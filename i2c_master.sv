==> flow/design.v <==
module i2c_master(
    input  logic        clk,
    input  logic        rst,
    input  logic        start_transaction,   
    input  logic [7:0]  addr_rw,            
    input  logic [7:0]  tx_data,             
    output logic [7:0]  rx_data,             
    output logic        transaction_done,     
    output logic        error,               
    inout  wire         sda,                 
    output logic        scl                  
);
    logic sclk_internal;
    logic sda_oe;        
    logic sda_in;
    typedef enum logic[2:0] {
        IDLE     = 3'b000,
        START    = 3'b001,
        ADDR     = 3'b010,
        ACK_ADDR = 3'b011,
        DATA     = 3'b100,
        ACK_DATA = 3'b101,
        STOP     = 3'b110
    } state_t;
    state_t cur_state, next_state;
    logic [2:0] bit_counter;         
    logic [7:0] shift_reg_tx;        
    logic [7:0] shift_reg_rx;        
    logic [7:0] address_byte;        
    logic       rw_bit;              
    logic [7:0] clk_counter;
    logic [1:0] scl_quarter;         
    logic quarter_tick;
    parameter CLK_DIV = 100;         
    logic start_condition_done;
    logic stop_condition_done;
    logic ack_received;
    logic byte_complete;
    always @(posedge clk) begin
        if (rst) begin
            clk_counter <= 0;
            scl_quarter <= 0;
            quarter_tick <= 0;
        end else if (cur_state != IDLE) begin   
            if (clk_counter == (CLK_DIV/4)-1) begin
                clk_counter <= 0;
                scl_quarter <= scl_quarter + 1;
                quarter_tick <= 1;
            end else begin
                clk_counter <= clk_counter + 1;
                quarter_tick <= 0;
            end
        end else begin
            quarter_tick <= 0;
            scl_quarter <= 0;
            clk_counter <= 0;
        end
    end
    always @(posedge clk) begin
        if (rst) begin
            sclk_internal <= 1;   
        end else begin
            case (scl_quarter)
                2'b00: sclk_internal <= 0;   
                2'b01: sclk_internal <= 1;   
                2'b10: sclk_internal <= 1;   
                2'b11: sclk_internal <= 0;   
            endcase
        end
    end
    assign scl = (cur_state == IDLE) ? 1'b1 : sclk_internal;
    always @(posedge clk) begin
        if (rst) begin
            cur_state <= IDLE;
        end else begin
            cur_state <= next_state;
        end
    end
    always @(posedge clk) begin
        if (rst) begin
            bit_counter <= 0;
            byte_complete <= 0;
        end else begin
            case (cur_state)
                ADDR, DATA: begin
                    if (quarter_tick && scl_quarter == 2'b11) begin   
                        if (bit_counter == 7) begin
                            bit_counter <= 0;
                            byte_complete <= 1;
                        end else begin
                            bit_counter <= bit_counter + 1;
                            byte_complete <= 0;
                        end
                    end else begin
                        byte_complete <= 0;
                    end
                end
                default: begin
                    bit_counter <= 0;
                    byte_complete <= 0;
                end
            endcase
        end
    end
    always @(posedge clk) begin
        if (rst) begin
            shift_reg_tx <= 0;
            shift_reg_rx <= 0;
            address_byte <= 0;
        end else begin
            case (cur_state)
                IDLE: begin
                    if (start_transaction) begin
                        address_byte <= addr_rw;            
                        rw_bit <= addr_rw[0];               
                        shift_reg_tx <= tx_data;            
                    end
                end
                ADDR: begin
                    if (quarter_tick && scl_quarter == 2'b11) begin   
                        address_byte <= {address_byte[6:0], 1'b0};     
                    end
                end
                DATA: begin
                    if (quarter_tick && scl_quarter == 2'b11) begin   
                        if (rw_bit == 0) begin   
                            shift_reg_tx <= {shift_reg_tx[6:0], 1'b0};    
                        end
                    end
                    if (quarter_tick && scl_quarter == 2'b01) begin   
                        if (rw_bit == 1) begin   
                            shift_reg_rx <= {shift_reg_rx[6:0], sda_in};  
                        end
                    end
                end
            endcase
        end
    end
    always_comb begin
        next_state = cur_state;   
        case (cur_state)
            IDLE: begin
                if (!rst && start_transaction) begin
                    next_state = START;
                end
            end
            START: begin
                if (start_condition_done) begin
                    next_state = ADDR;
                end
            end
            ADDR: begin
                if (byte_complete) begin
                    next_state = ACK_ADDR;
                end
            end
            ACK_ADDR: begin
                if (quarter_tick && scl_quarter == 2'b10) begin   
                    if (ack_received) begin
                        next_state = DATA;
                    end else begin
                        next_state = STOP;   
                    end
                end
            end
            DATA: begin
                if (byte_complete) begin
                    next_state = ACK_DATA;
                end
            end
            ACK_DATA: begin
                if (quarter_tick && scl_quarter == 2'b10) begin   
                    next_state = STOP;   
                end
            end
            STOP: begin
                if (stop_condition_done) begin
                    next_state = IDLE;
                end
            end
            default: next_state = IDLE;
        endcase
    end
    always @(posedge clk) begin
        if (rst) begin
            sda_oe <= 0;
            start_condition_done <= 0;
            stop_condition_done <= 0;
            ack_received <= 0;
            transaction_done <= 0;
            error <= 0;
        end else begin
            case (cur_state)
                IDLE: begin
                    sda_oe <= 0;   
                    transaction_done <= 0;
                    start_condition_done <= 0;
                    stop_condition_done <= 0;
                    error <= 0;
                end
                START: begin
                    if (quarter_tick) begin
                        case (scl_quarter)
                            2'b00: sda_oe <= 0;   
                            2'b01: sda_oe <= 0;   
                            2'b10: sda_oe <= 1;   
                            2'b11: begin
                                sda_oe <= 1;      
                                start_condition_done <= 1;
                            end
                        endcase
                    end
                end
                ADDR: begin
                    start_condition_done <= 0;
                    if (quarter_tick && scl_quarter == 2'b11) begin   
                        sda_oe <= ~address_byte[7];   
                    end
                end
                ACK_ADDR: begin
                    sda_oe <= 0;   
                    if (quarter_tick && scl_quarter == 2'b01) begin   
                        ack_received <= ~sda_in;   
                        if (sda_in) error <= 1;    
                    end
                end
                DATA: begin
                    if (rw_bit == 0) begin   
                        if (quarter_tick && scl_quarter == 2'b11) begin
                            sda_oe <= ~shift_reg_tx[7];   
                        end
                    end else begin   
                        sda_oe <= 0;   
                    end
                end
                ACK_DATA: begin
                    if (rw_bit == 0) begin   
                        sda_oe <= 0;
                    end else begin   
                        sda_oe <= 0;   
                    end
                end
                STOP: begin
                    if (quarter_tick) begin
                        case (scl_quarter)
                            2'b00: sda_oe <= 1;   
                            2'b01: sda_oe <= 1;   
                            2'b10: sda_oe <= 0;   
                            2'b11: begin
                                sda_oe <= 0;      
                                stop_condition_done <= 1;
                                transaction_done <= 1;
                            end
                        endcase
                    end
                end
            endcase
        end
    end
    assign sda = sda_oe ? 1'b0 : 1'bz;   
    assign sda_in = sda;                  
    always @(posedge clk) begin
        if (rst) begin
            rx_data <= 0;
        end else if (cur_state == ACK_DATA && rw_bit == 1) begin
            rx_data <= shift_reg_rx;   
        end
    end
endmodule
From RTL to reports: i2c_master. The steps from the RTL of i2c_master to its reports follow in flow order. Line numbers count from 1 in the design file above. Library cell names are shortened. Not given: n/a

Top module: i2c_master. Clock input: clk. Standard-cell library: sky130hd. Library corner: tt_025C_1v80.

After elaboration. Yosys after proc, flatten, opt, wreduce and memory -nomap, before mapping. Memory bits, and registers merged into a memory's read port (data or address), are not among the register bits. Print and check cells are not counted.

For add/sub/neg operators the number is 3. The figure for multipliers is 0. Div/mod/pow operators: 0. Under magnitude comparators stands 0. The figure for equality and inequality tests is 29. The entry for shift operators reads 0. The entry for multiplexer cells reads 37. Under bitwise logic cells stands 7. For reduce/logical cells the number is 36.

Operator list (count): 8-bit two-way mux (5); 8-bit parallel mux with 2-bit select (2); 2-bit != test with constant B (14); 3-bit two-way mux (8); 3-bit parallel mux with 7-bit select (1); 3-bit AND reduction (6); 2-bit OR reduction (8); 1-bit two-way mux (13); 3-bit equality test with constant B (4); 1-bit parallel mux with 2-bit select (6); 2-bit nonzero test (5); 3-bit OR reduction (3); 8-bit by 1-bit adder with 8-bit output with constant B (1); 8-bit by 5-bit equality test with 1-bit output with constant B (1); 1-bit inverter (7); 7-bit AND reduction (1); 2-bit by 1-bit != test with 1-bit output with constant B (3); 3-bit by 2-bit equality test with 1-bit output with constant B (2); 1-bit logical AND (5); 5-bit AND reduction (1); 5-bit nonzero test (1); 1-bit parallel mux with 5-bit select (1); 2-bit equality test with constant B (2); 4-bit AND reduction (1); 3-bit by 1-bit adder with 3-bit output with constant B (1); 3-bit by 1-bit equality test with 1-bit output with constant B (1); 3-bit != test with constant B (1); 3-bit logical NOT (1).

Not listed: further kinds 7, cells in them 7.

For register bits after elaboration the number is 57. For latch bits the number is 0. The entry for bits in writable memories reads 0. ROM bits: 0. Under clocked read ports x word width stands 0. The figure for memories kept is 0. Input bits: 19. Output and inout bits: 12. The figure for elaborated cells is 129.

Longest topological paths. Depth = most cells in a row (Yosys ltp): at word level without a register or memory, in the mapped netlist without a sequential cell, where the memories' decode and read muxes count.

For depth in word-level cells the number is 5. The figure for ABC_AREA is 0. The entry for depth in mapped cells reads 6. Under gate-level depth less buffers stands 6.

Netlist. Yosys stat after the flow's synthesis: flattened, memories mapped to cells. It holds for the ABC_AREA given above (unset counts as 0); a run with the other value may have another netlist. The area totals of this step are shown rounded.

Cell types: dfxtp_1 (count 23, total area 460.442 sq um); ha_1 (count 7, total area 87.584 sq um); nor2_1 (count 22, total area 82.579 sq um); buf_4 (count 9, total area 67.565 sq um); nand2_1 (count 14, total area 52.55 sq um); xnor2_1 (count 5, total area 43.792 sq um); a21oi_1 (count 7, total area 35.034 sq um); nand3_1 (count 7, total area 35.034 sq um); inv_1 (count 8, total area 30.029 sq um); nor3_1 (count 5, total area 25.024 sq um); a31oi_4 (count 1, total area 21.27 sq um); xor2_1 (count 2, total area 17.517 sq um); o41ai_2 (count 1, total area 16.266 sq um); buf_2 (count 3, total area 15.014 sq um); nor4b_2 (count 1, total area 15.014 sq um); a31oi_1 (count 2, total area 12.512 sq um); and4bb_2 (count 1, total area 12.512 sq um); nand2b_1 (count 2, total area 12.512 sq um).

Other cell types: 19; their cells: 22.

The entry for mapped cells reads 142. The entry for mapped area reads 1210 sq um. The entry for sequential area reads 460 sq um. For flip-flop cells the number is 23. Under buffer cells stands 14.

Path before layout. Path of least setup slack by OpenSTA after synthesis, without wires, with an ideal clock, recovery checks aside; 20% of the period is set as input and as output delay. Where synthesis merged equal registers, the netlist keeps one of their names.

Path type: in2reg. Start point: input rst. End point: register cur_state[2]. The figure for clock period is 2.06 ns. The entry for input delay reads 0.412 ns. The entry for library setup time reads 0.122 ns. The entry for time at the first pin reads 0.412 ns. For arrival the number is 1.477 ns. The entry for data required time reads 1.938 ns. The entry for path slack reads 0.462 ns. For delay of the path the number is 1.187 ns. The figure for driving pins on the path is 5. For buffers on the path the number is 1. Under period reached after synthesis stands 1.598 ns.

"delay of the path" is the arrival time less input delay plus setup time. "driving pins on the path": output pins that drive a net of the path, with the launching flip-flop's if there is one; two outputs of one cell count as two. "period reached after synthesis" is the clock period less the worst setup slack; recovery checks do not enter. This is arithmetic on one report: input and output delays are still those of the set period (20% each). Between the ends stands the longest chain of elaborated cells between them, by number of cells; it is not shown to be the way that was timed. Of several equally long chains one is given. Each line given opens the expression or statement behind the cell; cells for indexed reads and writes are added by Yosys, which also makes memories of some case tables.

Cells stage by stage: buf_6 or3b_4 a31oi_4 nand2_2 o311a_1. Under length of the longest elaborated chain stands 4. Under elaborated cells on any way between the ends stands 6. The entry for source lines of those cells reads 2. Those cells by class: 1 x eq/ne; 2 x mux; 3 x reduce/logical.

Ends and longest elaborated chain, post-synthesis: start: declaration (RTL line 3) `input  logic        rst,`; 1-bit logical NOT (RTL line 143) `if (!rst && start_transaction) begin`; 1-bit logical AND (RTL line 143); 3-bit two-way mux (RTL line 143); 3-bit parallel mux with 7-bit select (RTL line 141) `case (cur_state)`; end: assignment (RTL line 74) `cur_state <= IDLE;`; end: assignment (RTL line 76) `cur_state <= next_state;`; end: declaration (RTL line 25) `state_t cur_state, next_state;`.

Path in the finished layout. Path of least setup slack in the final report of flow run 1 (OpenROAD, finished layout, wires in). Where an end is a register, its clock arrival counts in the times.

Path type: reg2reg. Start point: register cur_state[1]. End point: register cur_state[1]. The figure for clock period is 1.07 ns. The entry for library setup time reads 0.09 ns. The entry for time at the first pin reads 0.26 ns. For arrival the number is 1.58 ns. The entry for data required time reads 1.24 ns. The entry for path slack reads -0.35 ns. The figure for driving pins on the path is 7. For buffers on the path the number is 2.

Between the ends stands the longest chain of elaborated cells between them, by number of cells; it is not shown to be the way that was timed. Of several equally long chains one is given.

Cells stage by stage: dfxtp_4 buf_6 and4bb_2 a31oi_4 buf_4 a211o_2 o41ai_2. Under length of the longest elaborated chain stands 3. Under elaborated cells on any way between the ends stands 16. Those cells by class: 13 x eq/ne; 1 x mux; 2 x reduce/logical.

Ends and longest elaborated chain, after layout: start: declaration (RTL line 25) `state_t cur_state, next_state;`; start: assignment (RTL line 74) `cur_state <= IDLE;`; start: assignment (RTL line 76) `cur_state <= next_state;`; 3-bit by 2-bit equality test with 1-bit output (RTL line 141) `case (cur_state)`; 2-bit != test; 7-bit AND reduction; end: assignment (RTL line 74); end: assignment (RTL line 76); end: declaration (RTL line 25).

2 stored runs of i2c_master in the flow (synthesis by Yosys, layout by OpenROAD, sky130hd cells), in arbitrary order. Constraints: input delay and output delay 20% of the set period each, output load 0.01 pF. "achieved period" is the run's clock period less its worst setup slack. It is reckoned from that one timing run; input and output delays stay at 20% of the period that was set. "critical path time" is the time allowed to the run's worst setup path (the clock period less input and output delay, where it has them) less its slack. Clock arrival times count: a late capture clock shortens it, a late launch clock lengthens it. By "total power after layout" is meant OpenSTA's value without simulated activity: inputs other than the clock are taken to toggle once in ten clock periods, and the tool carries that through the logic. Results are given in rounded form.

Flow run 1 has these settings: period_ns 1.07; CORE_UTILIZATION 31; PLACE_DENSITY_LB_ADDON 0.2; CORE_ASPECT_RATIO 0.83; CORE_MARGIN 10; CELL_PAD_IN_SITES_GLOBAL_PLACEMENT 0; ABC_AREA 0; GPL_TIMING_DRIVEN 1; CTS_CLUSTER_SIZE 30; CTS_CLUSTER_DIAMETER 141; MAX_ROUTING_LAYER met5; CAP_MARGIN 20; SLEW_MARGIN 20. The total negative slack on setup checks stands at -3.30 ns. The utilization reads 0.493. The achieved period comes to 1.417 ns. The measured cell area after synthesis is 1,210 sq um. The measured total power after layout is 3,100 uW. The setup slack of the critical path stands at -0.347 ns. The area inside the die boundary reads 6,800 sq um. For the critical path time the run shows 1.42 ns. Kind of the worst setup path: reg2reg. The standard-cell area after routing stands at 1,830 sq um. The measured worst hold slack after layout is 0.369 ns.

Flow run 2 has these settings: period_ns 2.13; CORE_UTILIZATION 53; SETUP_SLACK_MARGIN -0.1; PLACE_DENSITY_LB_ADDON 0.11; CORE_MARGIN 8; CELL_PAD_IN_SITES_GLOBAL_PLACEMENT 3; CELL_PAD_IN_SITES_DETAIL_PLACEMENT 0; MAX_ROUTING_LAYER met4; CAP_MARGIN 20; SLEW_MARGIN 20. Outcome: incomplete, placement halted on FLW-0024.
